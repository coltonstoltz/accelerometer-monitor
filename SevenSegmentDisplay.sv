==> flow/design.v <==
`timescale 1ns / 1ps
module SevenSegmentDisplay(
    input logic clk,
    input logic [31:0] x,
    output logic dp,
    output logic [7:0] anodes,
    output logic [6:0] seg
);
    logic [19:0] clk_div = 0;
    logic [2:0] s;
    logic [3:0] digit;
    logic [7:0] aen;
    assign s = clk_div[19:17];
    assign dp = 1'b1;
    assign aen = 8'b11111111;  
    always_ff @(posedge clk) begin
        case (s)
            0 : digit <= x[3:0];
            1 : digit <= x[7:4];
            2 : digit <= x[11:8];
            3 : digit <= x[15:12];
            4 : digit <= x[19:16];
            5 : digit <= x[23:20];
            6 : digit <= x[27:24];
            7 : digit <= x[31:28];
            default : digit <= x[3:0];
        endcase
    end
    always_comb begin
        case(digit)
            0   : seg = 7'b1000000;
            1   : seg = 7'b1111001;
            2   : seg = 7'b0100100;
            3   : seg = 7'b0110000;
            4   : seg = 7'b0011001;
            5   : seg = 7'b0010010;
            6   : seg = 7'b0000010;
            7   : seg = 7'b1111000;
            8   : seg = 7'b0000000;
            9   : seg = 7'b0010000;
            'hA : seg = 7'b0001000;
            'hB : seg = 7'b0000011;
            'hC : seg = 7'b1000110;
            'hD : seg = 7'b0100001;
            'hE : seg = 7'b0000110;
            'hF : seg = 7'b0001110;
            default : seg = 7'b0000000;
        endcase
    end
    always_comb begin
      anodes=8'b11111111;
      if(aen[s] == 1)
        anodes[s] = 0;
    end
    always_ff @(posedge clk) begin
        clk_div <= clk_div + 1'b1;
    end
endmodule
== Reports on SevenSegmentDisplay ==
The steps from the RTL of SevenSegmentDisplay to its reports follow in flow order.
Lines are those of the file above, counted from 1.
Operators: Yosys type, input widths -> output width; for muxes data width and select width s.
Library cell names are shortened.
The mark n/a stands for no value.

* Top: SevenSegmentDisplay
* Clock port: clk
* Standard-cell library: sky130hd
* Corner: tt_025C_1v80

== Word level ==
Source: Yosys, flattened and elaborated, memories not mapped. Widths are those after wreduce; folded enables and synchronous resets count as part of the registers. Registers that Yosys merges into a memory's read port (data or address) are not register bits. Print and check cells do not count. Equal cells are merged and count once.
Memory sizes are those after Yosys's memory passes, which may raise the word count (mostly to a power of two), join words into wider ones and drop unused or constant bits.

* Memories kept: 1
* Bits in registers: 20
* Output and inout port bits: 16
* Elaborated cells: 19
* Word width x clocked read ports: 7
* Input port bits: 33
* Bits in read-only memories: 112

{| class="wikitable"
|+ Memory list
! memory !! words !! width !! rd ports !! wr ports !! RTL line !! text
|-
| (name not given) || 16 || 7 || 1 || 0 || 30 || <nowiki>case(digit)</nowiki>
|}

* Reduce/logical cells: 1
* Equal/unequal tests: 7
* Mux-type cells: 2
* $add $sub $neg: 2
* Bitwise gates (word level): 2
* Shift operators: 3

{| class="wikitable"
|+ Operators by type and width
! operator !! count
|-
| $pmux 4 s8 || 1
|-
| $add 20x1->20 const B || 1
|-
| $shift 1x4->8 const A || 2
|-
| $eq 3x3->1 const B || 4
|-
| $shiftx 8x3->1 const A || 1
|-
| $or 8x8->8 || 1
|-
| $not 8->8 || 1
|-
| $mux 8 || 1
|-
| $eq 3x2->1 const B || 2
|-
| $neg 3->4 || 1
|-
| $eq 3x1->1 const B || 1
|-
| $logic_not 3->1 || 1
|}

== Depth ==
Yosys ltp: most cells in a row. Word level: on the elaborated netlist, between registers, memories and ports. Mapped: between sequential cells and ports; inverters and the memories' decode and read muxes count.

* Word-level depth: 5
* ABC_AREA: 1
* Gate-level depth with buffers: 14
* Gate-level depth less buffers: 14

== After synthesis ==
The flow's flattened synthesis, as Yosys stat reports it; memories are mapped. The netlist is that of the ABC_AREA named above (0 if unset); the other value can give another one.
Totals and module areas in this step are rounded.

{| class="wikitable"
|+ Cell types
! cell type !! count !! area in all (um^2)
|-
| dfxtp_1 || 27 || 540.518
|-
| nand2_1 || 66 || 247.738
|-
| nand3_1 || 32 || 160.154
|-
| ha_1 || 12 || 150.144
|-
| nor2_1 || 30 || 112.608
|-
| xor2_1 || 12 || 105.101
|-
| nand4_1 || 14 || 87.584
|-
| inv_1 || 21 || 78.826
|-
| xnor2_1 || 5 || 43.792
|-
| nand3_2 || 3 || 30.029
|-
| nand3b_1 || 4 || 30.029
|-
| buf_6 || 2 || 22.522
|-
| buf_2 || 3 || 15.014
|-
| buf_4 || 2 || 15.014
|-
| nor3_1 || 3 || 15.014
|-
| nor2_2 || 2 || 12.512
|-
| a21boi_2 || 1 || 11.261
|-
| nor2_4 || 1 || 11.261
|}

Other cell types: 6; their cells: 8.

* Sequential area: 0.000541 mm^2
* Flip-flops: 27
* Standard cells after synthesis: 248
* Chip area (Yosys): 0.00173 mm^2

== Path before layout ==
OpenSTA on the mapped netlist: ideal clock, no wires. The path of least setup slack (recovery checks aside). Input and output delay are each 20% of the period. Register names are those of the netlist, which keeps one name where synthesis merged equal registers.

* Kind: reg-to-reg
* From: register clk_div[17]
* To: register (no name shown)
* Slack: 0.571 ns
* Delay of the path: 1.989 ns
* Time at the first pin: 0.000 ns
* Clock period: 2.56 ns
* Setup time: 0.058 ns
* Stages on the path: 15
* Required time: 2.502 ns
* Buffers on the path: 0
* Arrival: 1.931 ns
* Synthesis period reached: 1.989 ns

"delay of the path" = arrival - input delay + setup time.
"stages on the path" counts driving pins, that of a launching flip-flop among them; a cell with two outputs on the path counts twice.
"synthesis period reached" = period - worst setup slack (recovery checks aside). The figure is calculated, with input and output delays left at 20% of the set period.
Between the ends stands the longest chain of elaborated cells between them, by number of cells; it is not shown to be the way that was timed. Of several equally long chains one is given.
Each line given opens the expression or statement behind the cell; cells for indexed reads and writes are added by Yosys, which also makes memories of some case tables.

* Cells stage by stage: dfxtp_1 inv_1 ha_1 ha_1 nand2_1 nand2_1 nor2_1 nand2_1 nor2_1 ha_1 inv_1 nand2_1 nand2_1 nand2_1 nand2_1
* Cells in the longest elaborated chain: 2
* Elaborated cells between the ends (all ways): 9
* Those cells by class: eq/ne: 7; mux: 1; reduce/logical: 1

{| class="wikitable"
|+ RTL lines, path post-synthesis
! element !! RTL line !! text
|-
| start: declaration || 9 || <nowiki>logic [19:0] clk_div = 0;</nowiki>
|-
| start: assignment || 56 || <nowiki>clk_div <= clk_div + 1'b1;</nowiki>
|-
| $eq 3x3->1 || 17 || <nowiki>case (s)</nowiki>
|-
| $pmux 4 s8 || 17 ||
|}

== Worst path after layout ==
From the final timing report of record 2: the path of least setup slack in the routed layout; clock arrival at registers is part of the times.

* Kind: reg-to-output
* From: register clk_div[17]
* To: output port anodes[3]
* Slack: 0.13 ns
* Stages on the path: 7
* Required time: 2.12 ns
* Buffers on the path: 1
* Time at the first pin: 0.28 ns
* Arrival: 1.99 ns
* Clock period: 2.65 ns

* Cells stage by stage: dfxtp_4 inv_2 ha_1 ha_4 inv_1 nand2_1 clkdlybuf4s50_1

{| class="wikitable"
|+ RTL lines, path post-layout
! element !! RTL line !! text
|-
| start: declaration || 9 || <nowiki>logic [19:0] clk_div = 0;</nowiki>
|-
| start: assignment || 56 || <nowiki>clk_div <= clk_div + 1'b1;</nowiki>
|-
| end: declaration || 6 || <nowiki>output logic [7:0] anodes,</nowiki>
|}

Chain of elaborated cells between the ends: none given.

--- measured runs ---
Top module SevenSegmentDisplay; platform sky130hd; tools Yosys and OpenROAD; 2 stored runs in no particular order. Input and output delays are each 20% of the period that was set; the output load is 0.01 pF.
"achieved period" = clock period - worst setup slack. The figure is calculated, with input and output delays left at 20% of the set period.
"time of the worst setup path" is the time allowed to the run's worst setup path (the clock period less input and output delay, where it has them) less its slack. Clock arrival times count: a late capture clock shortens it, a late launch clock lengthens it.
"overall power": no workload was simulated; the value follows from the tool's default switching activity.
Measured values are rounded.

=== Record 1 ===
{| class="wikitable"
! Setting !! Value
|-
| period_ns || 3.04
|-
| CORE_UTILIZATION || 64
|-
| SETUP_SLACK_MARGIN || 0.14
|-
| PLACE_DENSITY_LB_ADDON || 0.02
|-
| CORE_MARGIN || 9
|-
| CELL_PAD_IN_SITES_GLOBAL_PLACEMENT || 1
|-
| CTS_CLUSTER_DIAMETER || 245
|-
| CAP_MARGIN || 20
|-
| SLEW_MARGIN || 25
|-
| MIN_ROUTING_LAYER || met2
|}
Incomplete, placement halted on FLW-0024.

=== Record 2 ===
{| class="wikitable"
! Setting !! Value
|-
| period_ns || 2.65
|-
| CORE_UTILIZATION || 37
|-
| SETUP_SLACK_MARGIN || 0.13
|-
| PLACE_DENSITY || 0.37
|-
| CELL_PAD_IN_SITES_DETAIL_PLACEMENT || 2
|-
| TNS_END_PERCENT || 35
|-
| ABC_AREA || 1
|-
| GPL_ROUTABILITY_DRIVEN || 1
|-
| CTS_CLUSTER_SIZE || 62
|-
| CAP_MARGIN || 20
|-
| CORE_MARGIN || 2
|-
| SLEW_MARGIN || 20
|-
! Result !! Value
|-
| Post-synthesis cell area || 0.00173 mm^2
|-
| Full die area || 0.00524 mm^2
|-
| Utilization of the finished layout || 0.518
|-
| Worst setup slack after layout || 0.127 ns
|-
| Total negative setup slack || 0.000 ns
|-
| Overall power || 775 µW
|-
| Achieved period || 2.523 ns
|-
| Time of the worst setup path || 1.99 ns
|-
| Worst setup path type || reg-to-output
|}
--- end ---
